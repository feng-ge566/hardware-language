==> flow/design.v <==
`timescale 1ns / 1ps
module dma_reg
(
    input clk,
    input rst_n,
    input S_AXI_ARVALID,
    output S_AXI_ARREADY,
    input [5:0]S_AXI_ARADDR,
    input [2:0]S_AXI_ARPROT,
    output [32-1:0]S_AXI_RDATA, 
    output [1:0]S_AXI_RRESP,
    output S_AXI_RVALID,
    input S_AXI_RREADY,
    input S_AXI_AWVALID,
    output S_AXI_AWREADY,
    input [5:0]S_AXI_AWADDR,
    input [2:0]S_AXI_AWPROT,
    input [32-1:0]S_AXI_WDATA,
    input S_AXI_WVALID,
    output S_AXI_WREADY,
    input [5:0]S_AXI_WSTRB,   
    output [1:0]S_AXI_BRESP,
    output S_AXI_BVALID,
    input S_AXI_BREADY,
    output start, 
    input done, 
    output reg [31:0]src_addr, 
    output reg [31:0]dst_addr, 
    output reg [15:0]size , 
    output reg      start_test,
    output  reg     dat_en,
    output  reg     wt_en,
    output  reg     cfg_en,
    output  reg     [15:0]cfg,
    output  reg     cmd_vld
);
assign S_AXI_BRESP=2'b0;
reg axi_bvalid;
assign S_AXI_BVALID=axi_bvalid;
always @(posedge clk or negedge rst_n)
    if(~rst_n)
        axi_bvalid<=1'b0;
    else
        if(S_AXI_WVALID & S_AXI_WREADY)
            axi_bvalid<=1'b1;
        else
            if(S_AXI_BREADY)
                axi_bvalid<=1'b0;
reg [3:0]addr_word_w;
wire [3:0]addr_word_w_comb;
always @(posedge clk or negedge rst_n)
    if(~rst_n)
        addr_word_w<=0;
    else
        if(S_AXI_AWVALID & S_AXI_AWREADY)
            addr_word_w <= S_AXI_AWADDR[5:2];
assign addr_word_w_comb = (S_AXI_AWVALID & S_AXI_AWREADY)?S_AXI_AWADDR[5:2]:addr_word_w;  
assign S_AXI_AWREADY=1'b1; 
reg w_phase;
always @(posedge clk or negedge rst_n)
    if(~rst_n)
        w_phase=1'b0;
    else
        if(S_AXI_AWVALID & S_AXI_AWREADY)  
            w_phase<=1;
        else
            if(S_AXI_WVALID & S_AXI_WREADY)   
                w_phase<=0;
assign S_AXI_WREADY=w_phase;
always @(posedge clk or negedge rst_n)
    if(~rst_n)
        begin
            src_addr<=0;
            dst_addr<=0;
            size<=0;
            start_test<=0;
            dat_en <=0;
            wt_en  <= 0;
            cfg_en <=0;
            cfg    <=0;
            cmd_vld <=0;
        end
    else     
        if(S_AXI_WVALID & S_AXI_WREADY)
            case(addr_word_w_comb)
                4'd1:begin src_addr <= S_AXI_WDATA;end   
                4'd2:begin dst_addr <= S_AXI_WDATA;end
                4'd3:begin size <= S_AXI_WDATA[15:0];end
                4'd4:begin start_test <= S_AXI_WDATA[0];end  
                4'd5:begin dat_en <= S_AXI_WDATA[0] ;  
                           wt_en  <= 0;
                           cfg_en  <= 0;
                        end
                4'd6:begin
                            wt_en   <= S_AXI_WDATA[0];  
                            dat_en  <= 0;
                            cfg_en  <= 0;
                end
                4'd7:begin
                            cfg_en  <= S_AXI_WDATA[0];   
                            dat_en  <= 0;
                            wt_en   <= 0;
                end
                4'd8:begin
                            cfg     <= S_AXI_WDATA[15:0];
                end
                4'd9:begin
                            cmd_vld <= S_AXI_WDATA[0];
                end
            endcase
assign S_AXI_ARREADY=1'b1;
assign S_AXI_RRESP=2'b0;
reg [32-1:0]rdata;
assign S_AXI_RDATA = rdata;  
reg rvalid;
assign S_AXI_RVALID = rvalid;
reg done_r;
always @(posedge clk or negedge rst_n)
if(~rst_n)
    done_r<=0;
else
    if(start)
        done_r<=0;
    else
        if(done)  
            done_r<=1;
always @(posedge clk or negedge rst_n)
if(~rst_n)
    begin rvalid<=1'b0;rdata<=32'b0;end
else
    if(S_AXI_ARVALID & S_AXI_ARREADY)
    begin
        rvalid<=1'b1;
        case(S_AXI_ARADDR[5:2])   
            4'd0: rdata <= {30'b0,done_r,1'b0};
            4'd1: rdata <= src_addr;
            4'd2: rdata <= dst_addr;
            4'd3: rdata <= {16'b0,size};
        endcase
    end
    else
        if(S_AXI_RVALID & S_AXI_RREADY)
            rvalid<=1'b0;
assign start = S_AXI_WVALID & S_AXI_WREADY & (addr_word_w_comb == 0) & S_AXI_WDATA[0];
endmodule
=== Reports on dma_reg ===
The steps from the RTL of dma_reg to its reports follow in flow order.
Lines are those of the file above, counted from 1.
Not given: n/a

* Top module: dma_reg
* Clock: clk
* Standard-cell library: sky130hd
* Library corner: tt_025C_1v80

=== Word-level counts ===
Source: Yosys, flattened and elaborated, memories not mapped. Widths are those after wreduce. Registers that Yosys merges into a memory's read port (data or address) are not register bits. Print and check cells do not count. Equal cells are merged and count once.

* Clocked read ports x word width: 0
* Memories: 0
* ROM bits: 0
* Output and inout bits: 143
* Input bits: 64
* Latch bits: 0
* Word-level cells: 67
* Memory bits (writable): 0
* Register bits: 141

* Shifts and indexed selects: 0
* Divide/modulo/power cells: 0
* Equal/unequal tests: 12
* Add/subtract/negate cells: 0
* Order comparisons: 0
* $mul: 0
* Reduce/logical cells: 23
* Bitwise logic cells: 4
* Mux-type cells: 13

{| class="wikitable"
|+ Operator list
! operator !! count
|-
| case mux 32 bit (select 4 bit) || 1
|-
| AND reduction 2 bit || 10
|-
| == test 4 x 2 -> 1 bit with constant B || 4
|-
| == test 4 x 3 -> 1 bit with constant B || 4
|-
| nonzero test 2 bit || 7
|-
| == test 4 x 1 -> 1 bit with constant B || 2
|-
| == test 4 bit with constant B || 2
|-
| logical NOT 4 bit || 2
|-
| 2-to-1 mux 1 bit || 8
|-
| OR reduction 2 bit || 3
|-
| case mux 1 bit (select 2 bit) || 3
|-
| bitwise AND 1 bit || 4
|-
| nonzero test 4 bit || 1
|-
| 2-to-1 mux 4 bit || 1
|}

=== Longest topological paths ===
Longest topological path by Yosys (ltp), each cell counted once; first at word level (registers and memories cut), then after technology mapping (sequential cells cut; the memories' decode and read muxes count).

* Depth after elaboration: 5
* ABC_AREA: 0
* Mapped depth: 7
* Mapped depth without buffers: 4

=== Mapped cells and area ===
The flow's flattened synthesis, as Yosys stat reports it; memories are mapped. The netlist is that of the ABC_AREA named above (0 if unset); the other value can give another one.

{| class="wikitable"
|+ Cells by type
! cell type !! count !! area in all (µm²)
|-
| sky130_fd_sc_hd__dfrtp_1 || 141 || 3.53E+03
|-
| sky130_fd_sc_hd__mux2_2 || 96 || 1.08E+03
|-
| sky130_fd_sc_hd__a22oi_1 || 28 || 210.202
|-
| sky130_fd_sc_hd__o21ai_0 || 33 || 165.158
|-
| sky130_fd_sc_hd__mux2_4 || 10 || 150.144
|-
| sky130_fd_sc_hd__nand2_1 || 37 || 138.883
|-
| sky130_fd_sc_hd__buf_4 || 12 || 90.086
|-
| sky130_fd_sc_hd__a22o_1 || 7 || 61.309
|-
| sky130_fd_sc_hd__clkbuf_1 || 12 || 45.043
|-
| sky130_fd_sc_hd__mux2_1 || 4 || 45.043
|-
| sky130_fd_sc_hd__buf_6 || 3 || 33.782
|-
| sky130_fd_sc_hd__inv_1 || 8 || 30.029
|-
| sky130_fd_sc_hd__a32oi_1 || 3 || 26.275
|-
| sky130_fd_sc_hd__mux4_2 || 1 || 22.522
|-
| sky130_fd_sc_hd__nor2_1 || 6 || 22.522
|-
| sky130_fd_sc_hd__buf_12 || 1 || 20.019
|-
| sky130_fd_sc_hd__buf_2 || 4 || 20.019
|-
| sky130_fd_sc_hd__o32a_1 || 2 || 20.019
|}

Other cell types: 22; their cells: 30.

* Sequential area: 3528.4 µm²
* Synthesis area: 5911.9 µm²
* Flip-flop cells: 141
* Mapped cells: 438
* Buffers: 33

=== Path before layout ===
Path of least setup slack by OpenSTA after synthesis, without wires, with an ideal clock, recovery checks aside; 20% of the period is set as input and as output delay. Where synthesis merged equal registers, the netlist keeps one of their names.

* Path type: input port to flip-flop
* From: in S_AXI_AWVALID
* To: reg size[10]
* Arrival time: 1.911 ns
* Buffers on the path: 2
* Input delay: 0.508 ns
* Stages on the path: 6
* Path delay: 1.528 ns
* Time at the first pin: 0.508 ns
* Path slack: 0.504 ns
* Library setup time: 0.125 ns
* Period: 2.54 ns
* Data required time: 2.415 ns
* Synthesis period reached: 2.036 ns

"path delay" is the arrival time less input delay plus setup time.
"stages on the path" counts driving pins, that of a launching flip-flop among them; a cell with two outputs on the path counts twice.
"synthesis period reached" is the clock period less the worst setup slack; recovery checks do not enter. This is arithmetic on one report: input and output delays are still those of the set period (20% each).
Between the ends stands the longest chain of elaborated cells between them, by number of cells; it is not shown to be the way that was timed. Of several equally long chains one is given.
Each line given opens the expression or statement behind the cell; cells for indexed reads and writes are added by Yosys, which also makes memories of some case tables.

* Cells stage by stage: sky130_fd_sc_hd__buf_6 sky130_fd_sc_hd__mux2i_1 sky130_fd_sc_hd__nand4_1 sky130_fd_sc_hd__nor2_2 sky130_fd_sc_hd__buf_6 sky130_fd_sc_hd__mux2_2
* Cells in the longest elaborated chain: 3
* Elaborated cells on any way between the ends: 3
* Those cells by class: eq/ne (1); mux (1); reduce/logical (1)

{| class="wikitable"
|+ Ends and longest elaborated chain, after synthesis
! item !! line !! text
|-
| start: declaration || 14 || <nowiki>input S_AXI_AWVALID,</nowiki>
|-
| 2-to-1 mux 4 bit || 57 || <nowiki>assign addr_word_w_comb = (S_AXI_AWVALID & S_AXI_AWREADY)?S_AXI_AWADDR[5:2]:addr_word_w;</nowiki>
|-
| == test 4 x 2 -> 1 bit || 85 || <nowiki>case(addr_word_w_comb)</nowiki>
|-
| AND reduction 2 bit || n/a ||
|-
| end: assignment || 75 || <nowiki>size<=0;</nowiki>
|-
| end: assignment || 88 || <nowiki>4'd3:begin size <= S_AXI_WDATA[15:0];end</nowiki>
|-
| end: declaration || 29 || <nowiki>output reg [15:0]size ,</nowiki>
|}

=== Path in the finished layout ===
From the final timing report of run 1: the path of least setup slack in the routed layout; clock arrival at registers is part of the times.

* Path type: flip-flop to output port
* From: reg addr_word_w[2]
* To: out start
* Buffers on the path: 2
* Arrival time: 1.67 ns
* Stages on the path: 6
* Time at the first pin: 0.43 ns
* Output delay: 0.30 ns
* Path slack: -0.45 ns
* Period: 1.52 ns
* Data required time: 1.22 ns

Between the ends stands the longest chain of elaborated cells between them, by number of cells; it is not shown to be the way that was timed. Of several equally long chains one is given.

* Cells stage by stage: sky130_fd_sc_hd__dfrtp_1 sky130_fd_sc_hd__mux2i_4 sky130_fd_sc_hd__nand3_2 sky130_fd_sc_hd__nor4_4 sky130_fd_sc_hd__buf_4 sky130_fd_sc_hd__buf_6
* Cells in the longest elaborated chain: 4
* Elaborated cells on any way between the ends: 4
* Those cells by class: mux (1); logic (2); reduce/logical (1)

{| class="wikitable"
|+ Ends and longest elaborated chain, after layout
! item !! line !! text
|-
| start: declaration || 49 || <nowiki>reg [3:0]addr_word_w;</nowiki>
|-
| start: assignment || 53 || <nowiki>addr_word_w<=0;</nowiki>
|-
| start: assignment || 56 || <nowiki>addr_word_w <= S_AXI_AWADDR[5:2];</nowiki>
|-
| 2-to-1 mux 4 bit || 57 || <nowiki>assign addr_word_w_comb = (S_AXI_AWVALID & S_AXI_AWREADY)?S_AXI_AWADDR[5:2]:addr_word_w;</nowiki>
|-
| logical NOT 4 bit || 144 || <nowiki>assign start = S_AXI_WVALID & S_AXI_WREADY & (addr_word_w_comb == 0) & S_AXI_WDATA[0];</nowiki>
|-
| bitwise AND 1 bit x2 || 144 ||
|-
| end: declaration || 25 || <nowiki>output start,</nowiki>
|}

2 stored runs of dma_reg in the flow (synthesis by Yosys, layout by OpenROAD, sky130hd cells), in arbitrary order. Constraints: input delay and output delay 20% of the set period each, output load 0.01 pF.
"period achieved" = clock period - worst setup slack. The figure is calculated, with input and output delays left at 20% of the set period.
By "critical setup path time" is meant the share of the clock period that the worst setup path is allowed (20% is reserved at inputs, 20% at outputs), minus its slack. Clock arrival times at its registers enter into it.
By "total power of the final layout" is meant OpenSTA's value without simulated activity: inputs other than the clock are taken to toggle once in ten clock periods, and the tool carries that through the logic.

=== Run 1 ===
{| class="wikitable"
! Setting !! Value
|-
| period_ns || 1.52
|-
| CORE_UTILIZATION || 15
|-
| PLACE_DENSITY || 0.79
|-
| CORE_MARGIN || 5
|-
| CELL_PAD_IN_SITES_GLOBAL_PLACEMENT || 3
|-
| CELL_PAD_IN_SITES_DETAIL_PLACEMENT || 0
|-
| GPL_TIMING_DRIVEN || 1
|-
| CTS_CLUSTER_DIAMETER || 196
|-
| SLEW_MARGIN || 35
|-
| MIN_ROUTING_LAYER || met1
|-
| CAP_MARGIN || 20
|-
! Result !! Value
|-
| Period achieved || 1.974 ns
|-
| Total power of the final layout || 14.520 mW
|-
| Die area || 43482.7 µm²
|-
| Standard-cell area after routing || 10083.4 µm²
|-
| Total negative slack || -38.891 ns
|-
| Cell area after synthesis || 5911.9 µm²
|-
| Post-layout utilization || 26.0 %
|-
| Worst setup slack after layout || -0.454 ns
|-
| Critical setup path time || 1.67 ns
|-
| Kind of the worst setup path || flip-flop to output port
|}

=== Run 2 ===
{| class="wikitable"
! Setting !! Value
|-
| period_ns || 3.23
|-
| CORE_UTILIZATION || 29
|-
| SETUP_SLACK_MARGIN || 0.81
|-
| PLACE_DENSITY_LB_ADDON || 0.24
|-
| HOLD_SLACK_MARGIN || 0.26
|-
| CELL_PAD_IN_SITES_DETAIL_PLACEMENT || 2
|-
| TNS_END_PERCENT || 60
|-
| GPL_TIMING_DRIVEN || 0
|-
| CTS_CLUSTER_SIZE || 50
|-
| CAP_MARGIN || 15
|-
| MAX_ROUTING_LAYER || met5
|-
| CORE_MARGIN || 2
|-
| SLEW_MARGIN || 20
|-
! Result !! Value
|-
| Period achieved || 2.363 ns
|-
| Total power of the final layout || 6.903 mW
|-
| Die area || 21544.4 µm²
|-
| Standard-cell area after routing || 8938.6 µm²
|-
| Total negative slack || 0.000 ns
|-
| Cell area after synthesis || 5911.9 µm²
|-
| Post-layout utilization || 44.5 %
|-
| Worst setup slack after layout || 0.867 ns
|-
| Critical setup path time || 1.07 ns
|-
| Kind of the worst setup path || input port to output port
|}
